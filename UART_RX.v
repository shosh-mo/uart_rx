==> flow/design.v <==
module UART_RX (RX_IN , PAR_EN , PAR_TYP , prescale , clk , rst , P_DATA , data_valid);
input RX_IN ,  PAR_EN , PAR_TYP , clk , rst;
input [5:0] prescale;
output data_valid;
output [7:0] P_DATA;
wire enable , processing_done , stp_chk_en , stop_bit , stp_err ,
strt_chk_en , strt_glitch , par_chk_en , par_err;
wire [10:0] data_parity;
wire [8:0] data_parity_chk;
wire [9:0] data_no_parity;
fsm F1 (PAR_EN , RX_IN , enable , processing_done , data_parity , data_no_parity , 
stp_chk_en , stop_bit , stp_err , strt_glitch ,
par_chk_en , par_err , data_valid , P_DATA , data_parity_chk , clk , rst);
data_processing  dp1 (enable , RX_IN , prescale , data_no_parity , data_parity , clk , rst , PAR_EN , processing_done , strt_glitch);
parity_check par1 (par_chk_en , par_err , PAR_TYP , data_parity_chk);
stop_check stp2 (stp_chk_en , stp_err , stop_bit);
endmodule
module data_processing ( enable , RX_IN , prescale , data_no_parity , data_parity , clk , rst , PAR_EN , processing_done , strt_glitch);
input enable , RX_IN , clk , rst , PAR_EN;
input [5:0] prescale;
output reg [10:0] data_parity;
output reg [9:0] data_no_parity;
output reg processing_done , strt_glitch;
reg [5:0] c;
reg [3:0] index;
always @(posedge clk) begin
    if(~rst) begin
        data_parity <= 0;
        data_no_parity <= 0;
        c <= 0;
        index <= 0;
        processing_done <= 0;
    end
    else if(enable) begin
        c <= c + 1;
        if(index == 0) begin
            if( RX_IN == 1 ) begin
                strt_glitch <= 1;
            end
            else begin
                strt_glitch <= 0;
            end
        end
        else begin
            strt_glitch <= 0;
        end
        if(c+1 == prescale) begin
            c <= 0;
            if(PAR_EN == 1) begin  
                data_parity[index] <= RX_IN;  
                index <= index + 1;
                processing_done <= 0;
            end
            else begin  
               data_no_parity[index] <= RX_IN;
                index <= index + 1;
                processing_done <= 0;
            end
        end
        else if(index == 9 && PAR_EN == 0 && RX_IN == 0) begin
            c <= c + 1;
            if(c+3 == prescale) begin
                data_no_parity[index] <= RX_IN;
                index <= 0;
                processing_done <= 1;
                c <= 0;
            end
        end
        else if(index == 10 && PAR_EN == 1 && RX_IN == 0) begin
           c <= c + 1;
           if(c+3 == prescale) begin
                data_parity[index] <= RX_IN;
                index <= 0;
                processing_done <= 1;
                c <= 0;
           end
        end
        else begin
            if(index == 9 && PAR_EN == 0) begin
                    data_no_parity[index] <= RX_IN;
                    index <= 0;
                    processing_done <= 1;
                    c <= 0;
            end
           else if(index == 10 && PAR_EN == 1) begin
                    data_parity[index] <= RX_IN;
                    index <= 0;
                    processing_done <= 1;
                    c <= 0;
            end
        end
    end
    else begin
        processing_done <= 0;
        strt_glitch <= 0;
        index <= 0;
        c <= 0;
        data_no_parity <= 0;
        data_parity <= 0;
    end
    if(strt_glitch == 1) begin
        data_no_parity <= 0;
        data_parity <= 0;
        c <= 0;
    end
end
endmodule
module fsm (PAR_EN , RX_IN , enable , processing_done , data_parity , data_no_parity , 
stp_chk_en , stop_bit , stp_err , strt_glitch ,
par_chk_en , par_err , data_valid , P_DATA , data_parity_chk , clk , rst);
parameter IDLE = 2'b00;
parameter DATA_PROCESSING = 2'b01;
parameter CHECKING = 2'b10;
input PAR_EN , RX_IN , processing_done ,
 stp_err ,  strt_glitch , par_err , clk , rst;
 input [10:0] data_parity;
 input [9:0]  data_no_parity;
output reg stop_bit , data_valid;
output reg [7:0] P_DATA;
output stp_chk_en , par_chk_en ;
output enable;
output reg [8:0] data_parity_chk;
reg [1:0] cs , ns;
always @(posedge clk) begin
    if(~rst)
        cs <= IDLE;
    else
        cs <= ns;
end
always @(*) begin
    case(cs)
        IDLE:
            if(RX_IN)
                ns = IDLE;
            else
                ns = DATA_PROCESSING;
        DATA_PROCESSING:
            if(strt_glitch == 1)
                ns = IDLE;
            else if(~processing_done)
                ns = DATA_PROCESSING;
            else 
                ns = CHECKING;
        CHECKING:     
            if(RX_IN || stp_err)
                ns = IDLE;
            else
                ns = DATA_PROCESSING;
        default: ns = IDLE;
    endcase
end
assign par_chk_en = (cs == CHECKING && PAR_EN == 1);
assign stp_chk_en = (cs == CHECKING);
assign enable = (cs == DATA_PROCESSING || ns == DATA_PROCESSING);
always @(*) begin
    if(cs == CHECKING) begin
        if(PAR_EN) begin
            data_parity_chk = data_parity[9:1];
            stop_bit = data_parity[10];
            P_DATA = data_parity[8:1];
        end 
        else begin
            stop_bit = data_no_parity[9];
            data_parity_chk = 0;
            P_DATA = data_no_parity[8:1];
        end
    end
    else begin
        stop_bit = 0;
        data_parity_chk = 0;
        P_DATA = 0; 
    end
end
always @(*) begin
    if (cs == CHECKING) begin
        if(par_err == 0 && stp_err == 0)
            data_valid <= 1;
        else
            data_valid <= 0;
    end
    else 
        data_valid <= 0;
end
endmodule
module parity_check (par_chk_en , par_err , PAR_TYP , data_parity_chk);
input par_chk_en , PAR_TYP;
input [8:0] data_parity_chk;
output reg par_err;
reg parity_expected;
always@(*) begin
    if(par_chk_en) begin
        if(PAR_TYP) begin  
            parity_expected = ~(^data_parity_chk[7:0]);
            if(parity_expected != data_parity_chk[8])
                par_err = 1;
            else
                par_err = 0;
        end
        else begin   
            parity_expected = ^data_parity_chk[7:0];
            if(parity_expected != data_parity_chk[8])
                par_err = 1;
            else
                par_err = 0;   
        end
    end
    else begin
        parity_expected = 0;
        par_err = 0;
    end
end
endmodule
module stop_check (stp_chk_en , stp_err , stop_bit);
input stp_chk_en , stop_bit;
output reg stp_err;
always @(*) begin
    if(stp_chk_en) begin
        if(stop_bit == 0)
            stp_err = 1;
        else
            stp_err = 0;
    end
    else
        stp_err = 0;
end
endmodule
# From RTL to reports: UART_RX
# The steps from the RTL of UART_RX to its reports follow in flow order.
# Line numbers count from 1 in the design file above.
# Library cell names are shortened.
# A cell with - has no value.
[setup] top_module="UART_RX" clock="clk" cell_library="sky130hd" corner="tt_025C_1v80"

# Word-level counts
# Source: Yosys, flattened and elaborated, memories not mapped. Widths are those after wreduce. Registers that Yosys merges into a memory's read port (data or address) are not register bits. Print and check cells do not count.
[word_totals] ff_bits=35 rom_bits=0 output_inout_bits=9 mem_bits_rw=0 latch_bits=0 clocked_rd_ports_x_width=0 memories=0
[classes] eq_ne=16 n_reduce_logical=22 bitwise=13 cmp=0 n_div=0 addsub=4 n_mux=49 shifts=4 mul=0
[op_table] operator="two-way mux 11 bit" n=7
[op_table] operator="== test 32 x 6 -> 1 bit" n=2
[op_table] operator="two-way mux 10 bit" n=6
[op_table] operator="two-way mux 6 bit" n=5
[op_table] operator="two-way mux 4 bit" n=6
[op_table] operator="two-way mux 1 bit" n=18
[op_table] operator="two-way mux 9 bit" n=2
[op_table] operator="two-way mux 8 bit" n=2
[op_table] operator="variable shift 1 x 5 -> 11 bit" n=1
[op_table] operator="variable shift 1 x 5 -> 11 bit (first input constant)" n=1
[op_table] operator="bitwise AND 11 bit" n=1
[op_table] operator="bitwise OR 11 bit" n=1
[op_table] operator="NOT 11 bit" n=1
[op_table] operator="variable shift 1 x 5 -> 10 bit" n=1
[op_table] operator="variable shift 1 x 5 -> 10 bit (first input constant)" n=1
[op_table] operator="bitwise AND 10 bit" n=1
[op_table] operator="bitwise OR 10 bit" n=1
[op_table] operator="NOT 10 bit" n=1
[op_table] operator="== test 4 bit (second input constant)" n=2
[op_table] operator="XOR reduction 8 bit" n=1
[op_table] operator="NOT 1 bit" n=7
[op_table] operator="adder 6 x 1 -> 7 bit (second input constant)" n=1
[op_table] operator="adder 6 x 2 -> 7 bit (second input constant)" n=1
[op_table] operator="logical AND 1 bit" n=6
[op_table] operator="!= test 3 x 1 -> 1 bit (second input constant)" n=2
[op_table] operator="!= test 3 x 2 -> 1 bit (second input constant)" n=2
[op_table] operator="nonzero test 3 bit" n=2
[op_table] operator="OR reduction 3 bit" n=2
# Not listed: further kinds 18, cells in them 24.

# Depth
# Depth = most cells in a row (Yosys ltp): at word level without a register or memory, in the mapped netlist without a sequential cell, where the memories' decode and read muxes count.
[logic_depth] depth_word=12 ABC_AREA=0 ltp_mapped=10 ltp_nobuf=9

# After synthesis
# Source: synth_stat.txt of the flow (Yosys; design flattened, memories mapped). It holds for the ABC_AREA given above (unset counts as 0); a run with the other value may have another netlist.
[synth_totals] flip_flops=34 stdcells=275 mapped_area_um2=2306.0 seq_area_um2=690.7
[types] cell_type="dfxtp_1" n=33 type_area_um2=660.634
[types] cell_type="xnor2_1" n=17 type_area_um2=148.893
[types] cell_type="mux2i_1" n=12 type_area_um2=120.115
[types] cell_type="nand3_1" n=22 type_area_um2=110.106
[types] cell_type="nand2_1" n=27 type_area_um2=101.347
[types] cell_type="ha_1" n=7 type_area_um2=87.584
[types] cell_type="nor2b_1" n=12 type_area_um2=75.072
[types] cell_type="nor2_1" n=18 type_area_um2=67.565
[types] cell_type="xor2_1" n=7 type_area_um2=61.309
[types] cell_type="clkbuf_8" n=4 type_area_um2=55.053
[types] cell_type="nand4_1" n=8 type_area_um2=50.048
[types] cell_type="a21oi_1" n=8 type_area_um2=40.038
[types] cell_type="inv_1" n=10 type_area_um2=37.536
[types] cell_type="o21ai_0" n=7 type_area_um2=35.034
[types] cell_type="and3_1" n=5 type_area_um2=31.28
[types] cell_type="nand2b_1" n=5 type_area_um2=31.28
[types] cell_type="o22ai_1" n=5 type_area_um2=31.28
[types] cell_type="edfxtp_1" n=1 type_area_um2=30.029
# Not listed: further types 47, cells in them 67.
# The figures by module come from a second, unflattened synthesis with its own total; it is not the netlist above.
[unflattened] hier_cells=300 area_unflattened_um2=2648.8
# Rows give one instance, submodules left out.
[by_module] mod="data_processing" n_cells=244 n_inst=1 mod_area_um2=2173.3
[by_module] mod="fsm" n_cells=46 n_inst=1 mod_area_um2=371.6
[by_module] mod="parity_check" n_cells=9 n_inst=1 mod_area_um2=90.1
[by_module] mod="stop_check" n_cells=1 n_inst=1 mod_area_um2=13.8
[by_module] mod="UART_RX" n_cells=0 n_inst=1 mod_area_um2=0.0

# Path before layout
# Source: OpenSTA report_checks on the synthesized netlist (no wires, ideal clock, input and output delay 20% of the period each), path of least setup slack; recovery checks are left aside. Register names are those of the netlist, which keeps one name where synthesis merged equal registers.
[synth_path] path_kind="reg-to-reg" from="register dp1.index[0]" to="register dp1.data_no_parity[4]" required_ps=2444 n_path_buf=1 clock_period_ps=2570 arrival_ps=2274 stages=11 path_slack_ps=170 path_delay_ps=2400 t_first_pin_ps=0 period_less_setup_slack_ps=2400
# "path_delay_ps" = arrival - input delay + setup time.
# "stages" counts driving pins, that of a launching flip-flop among them; a cell with two outputs on the path counts twice.
# "period_less_setup_slack_ps" = period - worst setup slack (recovery checks aside). The figure is calculated, with input and output delays left at 20% of the set period.
# Between the ends stands the longest chain of elaborated cells between them, by number of cells; it is not shown to be the way that was timed. Of several equally long chains one is given.
# A line is the first line of the expression or statement that the cell stems from. Yosys adds cells for indexed reads and writes and turns some case tables into memories.
# A register here has more assigning lines than the two given.
[synth_between] path_cell_list="dfxtp_1 -> clkbuf_1 -> inv_1 -> ha_1 -> or2_2 -> o21ai_1 -> inv_1 -> o22ai_1 -> and2b_1 -> nand3_1 -> mux2i_1" elab_chain_len=9 cone_cells=22
[synth_lines] element="from (decl)" line_no=25 text="reg [3:0] index;"
[synth_lines] element="from (assign)" line_no=51 text="index <= index + 1;"
[synth_lines] element="from (assign)" line_no=56 text="index <= index + 1;"
[synth_lines] element="negator 4 -> 5 bit" line_no=80 text="data_no_parity[index] <= RX_IN;"
[synth_lines] element="variable shift 1 x 5 -> 10 bit" line_no=80
[synth_lines] element="NOT 10 bit" line_no=80
[synth_lines] element="bitwise AND 10 bit" line_no=80
[synth_lines] element="bitwise OR 10 bit" line_no=80
[synth_lines] element="two-way mux 10 bit" line_no=79 text="if(index == 9 && PAR_EN == 0) begin"
[synth_lines] element="two-way mux 10 bit" line_no=69 text="else if(index == 10 && PAR_EN == 1 && RX_IN == 0) begin"
[synth_lines] element="two-way mux 10 bit" line_no=60 text="else if(index == 9 && PAR_EN == 0 && RX_IN == 0) begin"
[synth_lines] element="two-way mux 10 bit" line_no=47 text="if(c+1 == prescale) begin"
[synth_lines] element="to (assign)" line_no=55 text="data_no_parity[index] <= RX_IN;"
[synth_lines] element="to (assign)" line_no=63 text="data_no_parity[index] <= RX_IN;"
[synth_lines] element="to (decl)" line_no=22 text="output reg [9:0] data_no_parity;"

# Timing after layout
# From the final timing report of entry A: the path of least setup slack in the routed layout; clock arrival at registers is part of the times.
# The path's times are printed in steps of 10 ps; the period is the one set.
[layout_path] path_kind="input-to-reg" from="input port prescale[3]" to="register dp1.data_parity[10]" arrival_ps=2420 clock_period_ps=2220 stages=8 t_first_pin_ps=440 path_slack_ps=-30 required_ps=2390 n_path_buf=1 in_delay_ps=440
# Between the ends stands the longest chain of elaborated cells between them, by number of cells; it is not shown to be the way that was timed. Of several equally long chains one is given.
# A register here has more assigning lines than the two given.
[layout_between] path_cell_list="clkdlybuf4s50_1 -> xnor2_1 -> xnor2_1 -> nand4b_1 -> or3_1 -> or3_4 -> o2111ai_2 -> a22oi_2" elab_chain_len=5 cone_cells=12
[layout_lines] element="from (decl)" line_no=3 text="input [5:0] prescale;"
[layout_lines] element="== test 32 x 6 -> 1 bit" line_no=71 text="if(c+3 == prescale) begin"
[layout_lines] element="two-way mux 11 bit" line_no=71
[layout_lines] element="two-way mux 11 bit" line_no=69 text="else if(index == 10 && PAR_EN == 1 && RX_IN == 0) begin"
[layout_lines] element="two-way mux 11 bit" line_no=60 text="else if(index == 9 && PAR_EN == 0 && RX_IN == 0) begin"
[layout_lines] element="two-way mux 11 bit" line_no=47 text="if(c+1 == prescale) begin"
[layout_lines] element="to (assign)" line_no=28 text="data_parity <= 0;"
[layout_lines] element="to (assign)" line_no=50 text="data_parity[index] <= RX_IN;"
[layout_lines] element="to (decl)" line_no=21 text="output reg [10:0] data_parity;"

# Module UART_RX, platform sky130hd: 2 stored runs of the flow (Yosys, OpenROAD) with differing settings, in no particular order. Input and output delays are each 20% of the period that was set; the output load is 0.01 pF.
# "achievedPeriod_ps" = clock period - worst setup slack. The figure is calculated, with input and output delays left at 20% of the set period.
# "worst_setup_path_time_ps" means the part of the period allowed to the worst setup path (the constraints hold back 20% at inputs and 20% at outputs) less its slack; where the path has registers, the arrival times of their clocks count too.
# By "total_power_w" is meant OpenSTA's value without simulated activity: inputs other than the clock are taken to toggle once in ten clock periods, and the tool carries that through the logic.
# "worst_setup_path_time_ps" is known to 10 ps.
run="entry A" settings period_ns=2.22 CORE_UTILIZATION=60 SETUP_SLACK_MARGIN=-0.14 PLACE_DENSITY=0.4 HOLD_SLACK_MARGIN=0.24 CORE_ASPECT_RATIO=0.89 CTS_CLUSTER_SIZE=27 CAP_MARGIN=20 CORE_MARGIN=2 SLEW_MARGIN=20
run="entry A" results finalUtil_pct=78.0 total_die_area_um2=4356.1 worst_setup_path_time_ps=1810 critical_path_kind="input-to-reg" achievedPeriod_ps=2251 final_hold_ws_ps=444 synthesis_area_um2=2306.0 setup_worst_slack_ps=-31 total_power_w=0.00126 finalCellArea_um2=2909.0 setupTns_ps=-31
run="entry B" settings period_ns=2.44 SETUP_SLACK_MARGIN=-0.04 CAP_MARGIN=20 CORE_MARGIN=2 CORE_UTILIZATION=40 SLEW_MARGIN=20
run="entry B" results finalUtil_pct=50.9 total_die_area_um2=6388.0 worst_setup_path_time_ps=1850 critical_path_kind="input-to-reg" achievedPeriod_ps=2341 final_hold_ws_ps=456 synthesis_area_um2=2306.0 setup_worst_slack_ps=99 total_power_w=0.001244 finalCellArea_um2=2822.7 setupTns_ps=0
